==> flow/design.v <==
module UART(
    input wire clk,
    input wire tx_en,
    input wire rx_en,
    input wire begin_flag,
    input wire rx,
    input wire [7:0] tx_data,
    input wire [7:0] access_addr,
    input wire reg_w_en,
    output wire tx,
    output wire[7:0] rx_data,
    output wire busy_flag,
    output wire receive_flag,
    output reg int_req = 1'b0
);
    reg state = 1'b0;
    always @(negedge clk) begin
        if(state == 1'b0) begin  
            int_req <= 1'b0;
            if(receive_flag == 1'b1) begin
                state <= 1'b1;
            end else begin
                state <= state;
            end
        end else if(state == 1'b1) begin  
            int_req <= 1'b1;
            if(access_addr == 8'd252 && reg_w_en == 1'b1) begin
                state <= 1'b0;
            end else begin
                state <= state;
            end
        end
    end
    tx tx1(clk, tx_en, begin_flag, tx_data, tx, busy_flag);
    rx rx1(clk, rx_en, rx, rx_data, receive_flag);
endmodule
module rx(clk, rx_en, rx, data, end_flag);
    input wire clk;
    input wire rx_en;
    input wire rx;
    output reg[7:0] data = 8'b00000000;
    output reg end_flag = 1'b0;
    parameter CLK_FREQ = 50_000_000;
    parameter BAUD_RATE = 115200;
    parameter CLK_COUNT_BIT = CLK_FREQ / BAUD_RATE;
    parameter CLK_BEGIN_TO_RECEIVE = CLK_COUNT_BIT + CLK_COUNT_BIT / 2 - 4;
    reg[1:0] state = 2'b00;
    reg[31:0] clk_count = 32'd0;
    reg[2:0] bit_count = 3'd0;
    reg[3:0] recent = 4'b1111;
    wire update_flag;
    assign update_flag = (state == 2'b01) 
        ? clk_count == CLK_BEGIN_TO_RECEIVE 
        : clk_count == CLK_COUNT_BIT - 32'd1;
    always @(posedge clk) begin
        case(state)
            2'b00: begin
                clk_count <= 32'd0;
                bit_count <= 3'd0;
                end_flag <= 1'b0;
                recent = {recent[2:0], rx};
                state = (recent == 4'b0000) & rx_en ? 2'b01 : state;
            end
            2'b01: begin
                clk_count <= clk_count + 32'd1;
                if(update_flag) begin
                    state = 2'b11;
                    clk_count <= 32'd0;
                    data[2'd0] <= rx;
                    bit_count <= 3'd1;
                end
            end
            2'b11: begin
                clk_count <= clk_count + 32'd1;
                if(update_flag) begin
                    state <= (bit_count == 3'd7) ? 2'b10 : state;
                    data[bit_count] <= rx;
                    bit_count <= bit_count + 3'd1;
               clk_count <= 32'd0;
                end
            end
            2'b10: begin
                clk_count <= clk_count + 32'd1;
                if(update_flag) begin
                    state <= 2'b00;
                    end_flag <= 1'b1;
                end
            end
        endcase
    end
endmodule
module tx(clk, tx_en, begin_flag, data, tx, busy_flag);
    input wire clk;
    input wire tx_en;
    input wire begin_flag;
    input wire[7:0] data;
    output reg tx = 1'b1;
    output wire busy_flag;
    parameter CLK_FREQ = 50_000_000;
    parameter BAUD_RATE = 115200;
    parameter CLK_COUNT_BIT = CLK_FREQ / BAUD_RATE;
    reg[1:0] state = 2'b00;
    reg[31:0] clk_count = 32'd0;
    reg[2:0] bit_count = 3'd0;
    wire update_flag;
    assign update_flag = (clk_count == CLK_COUNT_BIT - 32'd1);
    assign busy_flag = ~(state == 2'b00);
    always @(posedge clk) begin
        case(state)
            2'b00: begin
                tx <= 1'b1;
                clk_count = 32'd0;
                bit_count <= 3'd0;
                state <= begin_flag & tx_en ? 2'b01 : state;
            end
            2'b01: begin
                tx <= 1'b0;
                clk_count <= clk_count + 32'd1;
                if(update_flag) begin
                    state <= 2'b11;
                    clk_count <= 32'd0;
                end
            end
            2'b11: begin
                tx <= data[bit_count];
                clk_count <= clk_count + 32'd1;
                if(update_flag) begin
                    state <= (bit_count == 3'd7) ? 2'b10 : state;
                    bit_count <= bit_count + 3'd1;
                    clk_count <= 32'd0;
                end
            end
            2'b10: begin
                tx <= 1'b1;
                clk_count <= clk_count + 32'd1;
                case({update_flag, begin_flag})
                    2'b11: begin
                        state <= 2'b01;
                        clk_count <= 32'd0;
                        bit_count <= 3'd0;
                    end
                    2'b10: state <= 2'b00;
                    default: state <= state;
                endcase
            end
        endcase
    end
endmodule
Step by step through the tools: UART
What the tools print for UART, step after step.
Line numbers count from 1 in the design file above.
{ "design": {"top": "UART", "clk_port": "clk", "lib": "sky130hd", "pvt_corner": "tt_025C_1v80"} }

Word level
Counts by Yosys on the flattened word-level netlist (proc, flatten, opt, wreduce; memories kept). Register bits leave out memories and registers merged into their read ports (data or address). Print and check cells are left out.
{ "bits": {"reg_bits": 89, "output_inout_bits": 12, "input_bits": 22, "word_cells": 110} }
{ "op_classes": {"n_eq": 25, "n_addsub": 5, "shift": 3, "reduce_logical": 21, "muxes": 35, "n_logic": 8} }
{ "op_table": {"columns": ["cell", "count"], "rows": [
  ["case mux 32 bit (select 3 bit)", 2],
  ["two-way mux 32 bit", 3],
  ["adder 32 x 1 -> 32 bit with constant B", 2],
  ["equality test 32 x 9 -> 1 bit with constant B", 2],
  ["equality test 32 x 10 -> 1 bit with constant B", 1],
  ["inequality test 2 x 1 -> 1 bit with constant B", 9],
  ["case mux 3 bit (select 3 bit)", 2],
  ["two-way mux 2 bit", 9],
  ["case mux 2 bit (select 4 bit)", 2],
  ["two-way mux 3 bit", 5],
  ["equality test 2 bit with constant B", 6],
  ["AND reduction 3 bit", 3],
  ["variable shift 1 x 4 -> 8 bit", 1],
  ["variable shift 1 x 4 -> 8 bit with constant A", 1],
  ["OR reduction 2 bit", 4],
  ["variable part select 8 x 3 -> 1 bit", 1],
  ["equality test 8 bit with constant B", 1],
  ["bitwise AND 8 bit", 1],
  ["OR 8 bit", 1],
  ["NOT 8 bit", 1],
  ["two-way mux 8 bit", 1],
  ["two-way mux 7 bit", 1],
  ["adder 3 x 1 -> 3 bit with constant B", 2],
  ["equality test 3 bit with constant B", 2],
  ["nonzero test 3 bit", 2],
  ["OR reduction 3 bit", 2],
  ["AND reduction 6 bit", 1],
  ["two-way mux 1 bit", 6]
]} }
Other operator kinds: 16; their cells: 23.

Longest topological paths
Depth = most cells in a row (Yosys ltp): at word level without a register or memory, in the mapped netlist without a sequential cell, where the memories' decode and read muxes count.
{ "logic_depth": {"ltp_word": 7, "ABC_AREA": 0, "ltp_mapped": 7, "depth_no_buf": 6} }

Synthesis result
Yosys stat after the flow's synthesis: flattened, memories mapped to cells. It holds for the ABC_AREA given above (unset counts as 0); a run with the other value may have another netlist.
{ "by_type": {"columns": ["cell_type", "count", "area_total_um2"], "rows": [
  ["sky130_fd_sc_hd__dfxtp_1", 67, 1.34E+03],
  ["sky130_fd_sc_hd__edfxtp_1", 22, 660.634],
  ["sky130_fd_sc_hd__nor2_1", 93, 349.085],
  ["sky130_fd_sc_hd__xnor2_1", 32, 280.269],
  ["sky130_fd_sc_hd__xor2_1", 26, 227.718],
  ["sky130_fd_sc_hd__ha_1", 11, 137.632],
  ["sky130_fd_sc_hd__nand2_1", 36, 135.13],
  ["sky130_fd_sc_hd__nand4_1", 21, 131.376],
  ["sky130_fd_sc_hd__nand3_1", 21, 105.101],
  ["sky130_fd_sc_hd__nor4_1", 11, 68.816],
  ["sky130_fd_sc_hd__and3_1", 10, 62.56],
  ["sky130_fd_sc_hd__inv_1", 16, 60.058],
  ["sky130_fd_sc_hd__and4_1", 6, 52.55],
  ["sky130_fd_sc_hd__o21ai_0", 10, 50.048],
  ["sky130_fd_sc_hd__buf_6", 4, 45.043],
  ["sky130_fd_sc_hd__mux4_2", 2, 45.043],
  ["sky130_fd_sc_hd__nor3_1", 9, 45.043],
  ["sky130_fd_sc_hd__nor4_2", 3, 37.536]
]} }
Other cell types: 32; their cells: 58.
{ "mapped": {"mapped_area_um2": 4256.6, "cell_count": 458, "n_buf": 16, "flip_flops": 89} }
By module: a second synthesis without flattening, with its own total; a netlist apart from the flattened one above.
{ "hier_totals": {"hier_cells": 473, "area_unflattened_um2": 4379.2} }
Each row is one instance without its submodules.
{ "modules": {"columns": ["mod", "mod_seq_area_um2", "mod_area_um2", "cells", "n_inst"], "rows": [
  ["rx", 1151.1, 2433.6, 253, 1],
  ["tx", 810.8, 1870.5, 213, 1],
  ["UART", 40.0, 75.1, 7, 1]
]} }

Hand-over note for UART

UART through Yosys and OpenROAD on sky130hd: 2 stored runs, unordered, with their settings and measured results. The constraints put input and output delay at 20% of the set period each and load the outputs with 0.01 pF.
"period_less_ws_ns" is the run's clock period less its worst setup slack. It is reckoned from that one timing run; input and output delays stay at 20% of the period that was set.
"worst_setup_path_time_ns": the worst setup path's part of the clock period (all of it between registers, 20% less for each end at a port) less its slack. A launch clock that arrives late makes it longer, a capture clock that arrives late makes it shorter.
"totalPower_mw" rests on the timing tool's default activity at the inputs, not on a simulated workload.
[
  {
    "run": "job 1",
    "settings": { "period_ns": 2.01, "CORE_UTILIZATION": 54, "CORE_MARGIN": 2, "CELL_PAD_IN_SITES_DETAIL_PLACEMENT": 1, "TNS_END_PERCENT": 45, "CTS_CLUSTER_SIZE": 21, "CTS_CLUSTER_DIAMETER": 205, "CAP_MARGIN": 30, "SLEW_MARGIN": 40 },
    "results": { "totalPower_mw": 3.333, "setup_worst_slack_ns": -0.527, "finish.utilization_pct": 73.2, "die_area_um2": 8609.1, "period_less_ws_ns": 2.537, "fin_tns_ns": -14.491, "synth_area_um2": 4256.6, "final_stdcell_area_um2": 5627.9, "hold_ws_ns": 0.381, "worst_setup_path_time_ns": 2.54, "timing.worst_path_kind": "register to register" }
  },
  {
    "run": "job 2",
    "settings": { "period_ns": 2.14, "CORE_UTILIZATION": 17, "SETUP_SLACK_MARGIN": 0.33, "CORE_MARGIN": 4, "CELL_PAD_IN_SITES_GLOBAL_PLACEMENT": 3, "CELL_PAD_IN_SITES_DETAIL_PLACEMENT": 0, "ABC_AREA": 0, "GPL_TIMING_DRIVEN": 0, "GPL_ROUTABILITY_DRIVEN": 0, "CAP_MARGIN": 20, "SLEW_MARGIN": 10, "MIN_ROUTING_LAYER": "met1", "MAX_ROUTING_LAYER": "met5" },
    "results": { "totalPower_mw": 3.537, "setup_worst_slack_ns": -0.173, "finish.utilization_pct": 25.3, "die_area_um2": 27634.1, "fin_tns_ns": -0.278, "synth_area_um2": 4256.6, "final_stdcell_area_um2": 6179.7, "hold_ws_ns": 0.368 }
  }
]

End of note.
