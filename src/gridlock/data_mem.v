==> flow/design.v <==
module data_mem(addr, w_data, w_en, r_data, clock);
    input [7:0] addr;
    input [7:0] w_data;
    input w_en;
    input clock;
    output [7:0] r_data;
    reg [7:0] mem[0:255];
    assign r_data = mem[addr];
    always @(posedge clock) begin
        if(w_en) begin
            mem[addr] <= w_data;
        end else begin
            mem[addr] <= mem[addr];
        end
    end
endmodule
Step by step through the tools: data_mem:

The steps from the RTL of data_mem to its reports follow in flow order.
Lines are those of the file above, counted from 1.
Operators: Yosys type, input widths -> output width; for muxes data width and select width s.
The mark -- stands for no value.

* top module: data_mem
* clock: clock
* cell library: sky130hd
* library corner: tt_025C_1v80

Elaborated design:

Yosys after proc, flatten, opt, wreduce and memory -nomap, before mapping. Enables and synchronous resets that opt folds into registers are not counted as muxes. Memory bits, and registers merged into a memory's read port (data or address), are not among the register bits. Print and check cells are not counted. Equal cells are merged and count once.
Memory sizes are those after Yosys's memory passes, which may raise the word count (mostly to a power of two), join words into wider ones and drop unused or constant bits.

* register bits after elaboration: 0
* memory bits (writable): 2048
* memories: 1
* input port bits: 18
* output and inout port bits: 8
* elaborated cells: 7

* multiplexer cells: 5
* bitwise gates (word level): 1

Memories
* mem: depth 256, bits a word 8, rd ports 1, wr ports 1, line 7 `reg [7:0] mem[0:255];`

Operators by type and width (number)
* $mux 8: 3
* $mux 1: 2
* $or 1x1->1: 1

Longest topological paths:

Yosys ltp: most cells in a row. Word level: on the elaborated netlist, between registers, memories and ports. Mapped: between sequential cells and ports; inverters and the memories' decode and read muxes count.

* word-level depth: 2
* ABC_AREA: 0
* gate-level depth with buffers: 13
* gate-level depth less buffers: 7

Synthesis result:

The flow's flattened synthesis, as Yosys stat reports it; memories are mapped. The netlist is that of the ABC_AREA named above (0 if unset); the other value can give another one.

* mapped cells: 4008
* chip area (Yosys): 79912.9 um^2
* area of sequential cells: 61499.0 um^2
* flip-flop cells: 2048
* buffer cells: 252

Cells by type
* sky130_fd_sc_hd__edfxtp_1: number 2048, area in all 6.15E+04 um^2
* sky130_fd_sc_hd__mux4_2: number 312, area in all 7.03E+03 um^2
* sky130_fd_sc_hd__mux2i_1: number 434, area in all 4.34E+03 um^2
* sky130_fd_sc_hd__a22oi_1: number 140, area in all 1.05E+03 um^2
* sky130_fd_sc_hd__nor2_1: number 280, area in all 1.05E+03 um^2
* sky130_fd_sc_hd__buf_6: number 53, area in all 596.822 um^2
* sky130_fd_sc_hd__a221oi_1: number 61, area in all 534.262 um^2
* sky130_fd_sc_hd__nand2_1: number 113, area in all 424.157 um^2
* sky130_fd_sc_hd__clkbuf_1: number 102, area in all 382.867 um^2
* sky130_fd_sc_hd__buf_2: number 54, area in all 270.259 um^2
* sky130_fd_sc_hd__nand3_1: number 52, area in all 260.25 um^2
* sky130_fd_sc_hd__a21oi_1: number 43, area in all 215.206 um^2
* sky130_fd_sc_hd__o21ai_0: number 40, area in all 200.192 um^2
* sky130_fd_sc_hd__o22ai_1: number 32, area in all 200.192 um^2
* sky130_fd_sc_hd__buf_4: number 23, area in all 172.666 um^2
* sky130_fd_sc_hd__a22o_1: number 19, area in all 166.41 um^2
* sky130_fd_sc_hd__nand4_1: number 22, area in all 137.632 um^2
* sky130_fd_sc_hd__a41oi_1: number 15, area in all 131.376 um^2

Not listed: further types 41, cells in them 165.

Timing after synthesis:

Source: OpenSTA report_checks on the synthesized netlist (no wires, ideal clock, input and output delay 20% of the period each), path of least setup slack; recovery checks are left aside. Register names are those of the netlist, which keeps one name where synthesis merged equal registers.

* kind: input to register
* start: input port addr[0]
* end: memory mem[0][0]
* period: 17.8 ns
* input delay: 3.560 ns
* setup time: 2.243 ns
* launch time at the first pin: 3.560 ns
* data arrival time: 15.465 ns
* data required time: 15.557 ns
* setup slack: 0.092 ns
* path delay: 14.148 ns
* stages: 11
* buffers on the path: 5
* synthesis period reached: 17.708 ns

"path delay" is the arrival time less input delay plus setup time.
"stages": output pins that drive a net of the path, with the launching flip-flop's if there is one; two outputs of one cell count as two.
"synthesis period reached" is the clock period less the worst setup slack; recovery checks do not enter. This is arithmetic on one report: input and output delays are still those of the set period (20% each).
Between the ends stands the longest chain of elaborated cells between them, by number of cells; it is not shown to be the way that was timed. Of several equally long chains one is given.
Each line given opens the expression or statement behind the cell; cells for indexed reads and writes are added by Yosys, which also makes memories of some case tables.
The chain passes a memory read, where the word-level depth is cut; so it can be longer than that depth.

* cells stage by stage: sky130_fd_sc_hd__buf_6 -> sky130_fd_sc_hd__buf_8 -> sky130_fd_sc_hd__buf_12 -> sky130_fd_sc_hd__buf_8 -> sky130_fd_sc_hd__buf_6 -> sky130_fd_sc_hd__mux2i_1 -> sky130_fd_sc_hd__a221oi_1 -> sky130_fd_sc_hd__o21ai_0 -> sky130_fd_sc_hd__a41oi_2 -> sky130_fd_sc_hd__a2111oi_4 -> sky130_fd_sc_hd__o31ai_1
* length of the longest elaborated chain: 3
* elaborated cells between the ends (all ways): 3
* RTL lines with such cells: 2
* those cells by class: mux: 2; memory: 1

RTL lines, path after synthesis
* start: declaration: line 2 `input [7:0] addr;`
* $mem_v2 256x8: line 7 `reg [7:0] mem[0:255];`
* $mux 8: line 10 `if(w_en) begin`
* $mux 8
* end: declaration: line 7

Timing after layout:

From the final timing report of flow run A: the path of least setup slack in the routed layout; clock arrival at registers is part of the times.

* kind: input to output
* start: input port addr[1]
* end: output port r_data[3]
* period: 10.3 ns
* input delay: 2.06 ns
* external output delay: 2.06 ns
* launch time at the first pin: 2.06 ns
* data arrival time: 6.78 ns
* data required time: 8.24 ns
* setup slack: 1.46 ns
* stages: 9
* buffers on the path: 4

Between the ends stands the longest chain of elaborated cells between them, by number of cells; it is not shown to be the way that was timed. Of several equally long chains one is given.
The chain passes a memory read, where the word-level depth is cut; so it can be longer than that depth.

* cells stage by stage: sky130_fd_sc_hd__buf_8 -> sky130_fd_sc_hd__buf_4 -> sky130_fd_sc_hd__buf_4 -> sky130_fd_sc_hd__mux4_2 -> sky130_fd_sc_hd__a22oi_1 -> sky130_fd_sc_hd__a41oi_1 -> sky130_fd_sc_hd__nor3_1 -> sky130_fd_sc_hd__nor2_1 -> sky130_fd_sc_hd__clkdlybuf4s50_1
* length of the longest elaborated chain: 1
* elaborated cells between the ends (all ways): 1
* RTL lines with such cells: 1
* those cells by class: memory: 1

RTL lines, path post-layout
* start: declaration: line 2 `input [7:0] addr;`
* $mem_v2 256x8: line 7 `reg [7:0] mem[0:255];`
* end: declaration: line 6 `output [7:0] r_data;`

# Flow runs of data_mem

Below are 2 stored runs of the flow (Yosys, OpenROAD; platform sky130hd) on data_mem, each with its settings and what was measured, unordered. Constraints: input delay and output delay 20% of the set period each, output load 0.01 pF.
By "clock period achieved" is meant the clock period of the run minus its worst setup slack. This is arithmetic on one report: input and output delays are still those of the set period (20% each).
"time of the worst setup path": the worst setup path's part of the clock period (all of it between registers, 20% less for each end at a port) less its slack. A launch clock that arrives late makes it longer, a capture clock that arrives late makes it shorter.
"power consumption" is the tool's figure for a default switching activity; nothing was simulated.

### Flow run A

Settings: `period_ns=10.3`, `CAP_MARGIN=20`, `CORE_MARGIN=2`, `CORE_UTILIZATION=40`, `SLEW_MARGIN=20`

- Setup slack of the worst path: 1.462 ns
- Clock period achieved: 8.838 ns
- Synthesized cell area: 79912.9 um^2
- Power consumption: 17623 uW
- Time of the worst setup path: 4.72 ns
- Kind of the worst setup path: input to output
- Total die area: 203374.0 um^2
- Worst hold slack in the final report: 1.677 ns
- Standard-cell area of the final layout: 89365.7 um^2
- Total negative slack on setup checks: 0.000 ns

### Flow run B

Settings: `period_ns=12.1`, `CORE_UTILIZATION=71`, `SETUP_SLACK_MARGIN=2.57`, `PLACE_DENSITY=0.51`, `HOLD_SLACK_MARGIN=0.3`, `CORE_MARGIN=9`, `CELL_PAD_IN_SITES_GLOBAL_PLACEMENT=2`, `CELL_PAD_IN_SITES_DETAIL_PLACEMENT=2`, `TNS_END_PERCENT=90`, `ABC_AREA=1`, `GPL_TIMING_DRIVEN=1`, `GPL_ROUTABILITY_DRIVEN=1`, `CTS_CLUSTER_SIZE=85`, `CAP_MARGIN=10`, `MAX_ROUTING_LAYER=met4`, `SLEW_MARGIN=20`

Incomplete, placement halted on GPL-0301.
